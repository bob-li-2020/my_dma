==> flow/design.v <==
module sfifo 
#(
    DW         = 32, 
    AW         = 4, 
    SHOW_AHEAD = 0 
)(
    input  logic            clk    ,
    input  logic            rst_n  ,
    input  logic            we     ,
    input  logic            re     ,
    input  logic [DW-1 : 0] d      ,
    output logic [DW-1 : 0] q      ,
    output logic            rempty ,
    output logic            wfull  ,
    output logic [AW   : 0] cnt     
);
reg  [DW-1 : 0] rf [2**AW-1:0];
reg  [AW   : 0] wa ;
reg  [AW   : 0] ra ;
wire [AW   : 0] s = wa-ra;
assign wfull  = s[AW];
assign rempty = s==0 ;
assign cnt    = s    ;
always @(posedge clk or negedge rst_n)
    if(~rst_n) begin
        wa <= 0;
        ra <= 0;
    end
    else begin
        wa <= wa+we;
        ra <= ra+re;
    end
always @(posedge clk) 
	if(we) 
		rf [wa[AW-1:0]] <= d;
generate if(SHOW_AHEAD) begin: SHOW_AHEAD_Q
	always @ *
	       q = rf [ra[AW-1:0]];
end else begin: NO_SHOW_AHEAD_Q
	always @(posedge clk)
		q <= rf[ra[AW-1:0]];
end endgenerate
endmodule
== Step by step through the tools: sfifo ==
Tool output for the design above, in the order of the flow.
Line numbers count from 1 in the design file above.
Operators: Yosys type, input widths -> output width; for muxes data width and select width s.
Cell names lack the library's common part.
A cell with - has no value.

* Top module: sfifo
* Clock port: clk
* Library: sky130hd
* Corner: tt_025C_1v80

== After elaboration ==
Counts by Yosys on the flattened word-level netlist (proc, flatten, opt, wreduce; memories kept). Register bits leave out memories and registers merged into their read ports (data or address); mux counts leave out enables and synchronous resets folded into registers. Print and check cells are left out. Cells with the same type and inputs are merged into one.
Memory sizes are those after Yosys's memory passes, which may raise the word count (mostly to a power of two), join words into wider ones and drop unused or constant bits.

* Add/subtract/negate cells: 3
* Multiplexer cells: 3
* Reduce/logical cells: 1

{| class="wikitable"
|+ Operator list
! cell !! number
|-
| $mux 32 || 1
|-
| $add 5x1->5 || 2
|-
| $sub 5x5->5 || 1
|-
| $logic_not 5->1 || 1
|-
| $mux 4 || 1
|-
| $mux 1 || 1
|}

* Bits in registers: 10
* RAM bits: 512
* Clocked read ports x word width: 32
* Memories: 1
* Input port bits: 36
* Output and inout port bits: 39
* Elaborated cells: 10

{| class="wikitable"
|+ Memories
! memory !! depth !! width !! read ports !! wr ports !! RTL line !! source
|-
| rf || 16 || 32 || 1 || 1 || 17 || <nowiki>reg  [DW-1 : 0] rf [2**AW-1:0];</nowiki>
|}

== Logic depth ==
Depth = most cells in a row (Yosys ltp): at word level without a register or memory, in the mapped netlist without a sequential cell, where the memories' decode and read muxes count.

* Depth after elaboration: 2
* ABC_AREA: 0
* Mapped depth: 8

== Mapped cells and area ==
Source: synth_stat.txt of the flow (Yosys; design flattened, memories mapped). It holds for the ABC_AREA given above (unset counts as 0); a run with the other value may have another netlist.

{| class="wikitable"
|+ Cells by type
! cell type !! number
|-
| edfxtp_1 || 512
|-
| mux4_2 || 128
|-
| dfxtp_1 || 32
|-
| a22oi_1 || 64
|-
| dfrtp_1 || 10
|-
| nand2_1 || 34
|-
| ha_1 || 8
|-
| clkbuf_1 || 23
|-
| buf_4 || 10
|-
| nor2_1 || 16
|-
| xnor2_1 || 6
|-
| buf_2 || 6
|-
| xor2_1 || 3
|-
| nand3_1 || 5
|-
| inv_1 || 6
|-
| fa_1 || 1
|-
| nor3_1 || 4
|-
| nand2b_1 || 3
|}

Not listed: further types 11, cells in them 14.

* Cell count: 885
* Chip area (Yosys): 20383.3 um^2
* Sequential part of the area: 16265.6 um^2
* Mapped flip-flops: 554

== Timing after synthesis ==
OpenSTA on the mapped netlist: ideal clock, no wires. The path of least setup slack (recovery checks aside). Input and output delay are each 20% of the period. Register names are those of the netlist, which keeps one name where synthesis merged equal registers.

* Path kind: in2reg
* Start: in we
* End: mem rf[3][0]
* Period: 3.65 ns
* Setup time: 0.461 ns
* Launch time at the first pin: 0.730 ns
* Data arrival time: 3.077 ns
* Slack: 0.112 ns
* Delay of the path: 2.808 ns
* Stages: 2
* Path buffers: 0
* Period reached after synthesis: 3.538 ns

"delay of the path" is the arrival time less input delay plus setup time.
"stages": output pins that drive a net of the path, with the launching flip-flop's if there is one; two outputs of one cell count as two.
"period reached after synthesis" is the clock period less the worst setup slack; recovery checks do not enter. This is arithmetic on one report: input and output delays are still those of the set period (20% each).
Between the ends stands the longest chain of elaborated cells between them, by number of cells; it is not shown to be the way that was timed. Of several equally long chains one is given.
Each line given opens the expression or statement behind the cell; cells for indexed reads and writes are added by Yosys, which also makes memories of some case tables.
The path ends at the enable pin of a flip-flop; only ways to that pin are counted.

* Cells stage by stage: nand3_1 > nor3_1
* Length of the longest elaborated chain: 1

{| class="wikitable"
|+ Ends and longest elaborated chain, after synthesis
! element !! RTL line !! source
|-
| start: declaration || 9 || <nowiki>input  logic            we     ,</nowiki>
|-
| $mux 4 || 34 || <nowiki>if(we)</nowiki>
|-
| end: declaration || 17 || <nowiki>reg  [DW-1 : 0] rf [2**AW-1:0];</nowiki>
|}

== Worst path after layout ==
From the final timing report of run 2: the path of least setup slack in the routed layout; clock arrival at registers is part of the times.

* Path kind: reg2out
* Start: reg ra[2]
* End: out rempty
* Period: 4.17 ns
* External output delay: 0.83 ns
* Launch time at the first pin: 0.59 ns
* Data arrival time: 3.11 ns
* Slack: 0.22 ns
* Stages: 7
* Path buffers: 1

Between the ends stands the longest chain of elaborated cells between them, by number of cells; it is not shown to be the way that was timed. Of several equally long chains one is given.

* Cells stage by stage: dfrtp_1 > inv_1 > ha_1 > o21a_1 > or3_1 > a2111oi_1 > clkdlybuf4s50_1
* Length of the longest elaborated chain: 2

{| class="wikitable"
|+ Ends and longest elaborated chain, post-layout
! element !! RTL line !! source
|-
| start: declaration || 19 || <nowiki>reg  [AW   : 0] ra ;</nowiki>
|-
| start: assignment || 27 || <nowiki>ra <= 0;</nowiki>
|-
| start: assignment || 31 || <nowiki>ra <= ra+re;</nowiki>
|-
| $sub 5x5->5 || 20 || <nowiki>wire [AW   : 0] s = wa-ra;</nowiki>
|-
| $logic_not 5->1 || 22 || <nowiki>assign rempty = s==0 ;</nowiki>
|-
| end: declaration || 13 || <nowiki>output logic            rempty ,</nowiki>
|}

# Flow runs of sfifo

Top module sfifo; platform sky130hd; tools Yosys and OpenROAD; 2 stored runs in no particular order. Input and output delays are each 20% of the period that was set; the output load is 0.01 pF.
"achieved period" = clock period - worst setup slack. The figure is calculated, with input and output delays left at 20% of the set period.
By "worst setup path time" is meant the share of the clock period that the worst setup path is allowed (20% is reserved at inputs, 20% at outputs), minus its slack. Clock arrival times at its registers enter into it.
"total power of the final layout" is the tool's figure for a default switching activity; nothing was simulated.

=== Run 1 ===
{| class="wikitable"
! Setting !! Value
|-
| period_ns || 5.45
|-
| CORE_UTILIZATION || 56
|-
| SETUP_SLACK_MARGIN || 0.38
|-
| PLACE_DENSITY_LB_ADDON || 0.06
|-
| CELL_PAD_IN_SITES_DETAIL_PLACEMENT || 2
|-
| TNS_END_PERCENT || 45
|-
| ABC_AREA || 0
|-
| CTS_CLUSTER_DIAMETER || 196
|-
| CAP_MARGIN || 30
|-
| SLEW_MARGIN || 15
|-
| MIN_ROUTING_LAYER || met1
|-
| CORE_MARGIN || 2
|}
Not finished: placement ended with error DPL-0033.

=== Run 2 ===
{| class="wikitable"
! Setting !! Value
|-
| period_ns || 4.17
|-
| CORE_UTILIZATION || 35
|-
| CAP_MARGIN || 20
|-
| CORE_MARGIN || 2
|-
| SLEW_MARGIN || 20
|-
! Result !! Value
|-
| Total negative slack || 0.000 ns
|-
| Post-route utilization || 0.421
|-
| Standard-cell area of the final layout || 24259.5 um^2
|-
| Area of the synthesized netlist || 20383.3 um^2
|-
| Worst setup path time || 3.11 ns
|-
| Worst setup path kind || reg2out
|-
| Setup slack of the worst path || 0.223 ns
|-
| Total power of the final layout || 0.016977 W
|-
| Die footprint || 60184.4 um^2
|-
| Lowest hold slack || 0.494 ns
|-
| Achieved period || 3.947 ns
|}
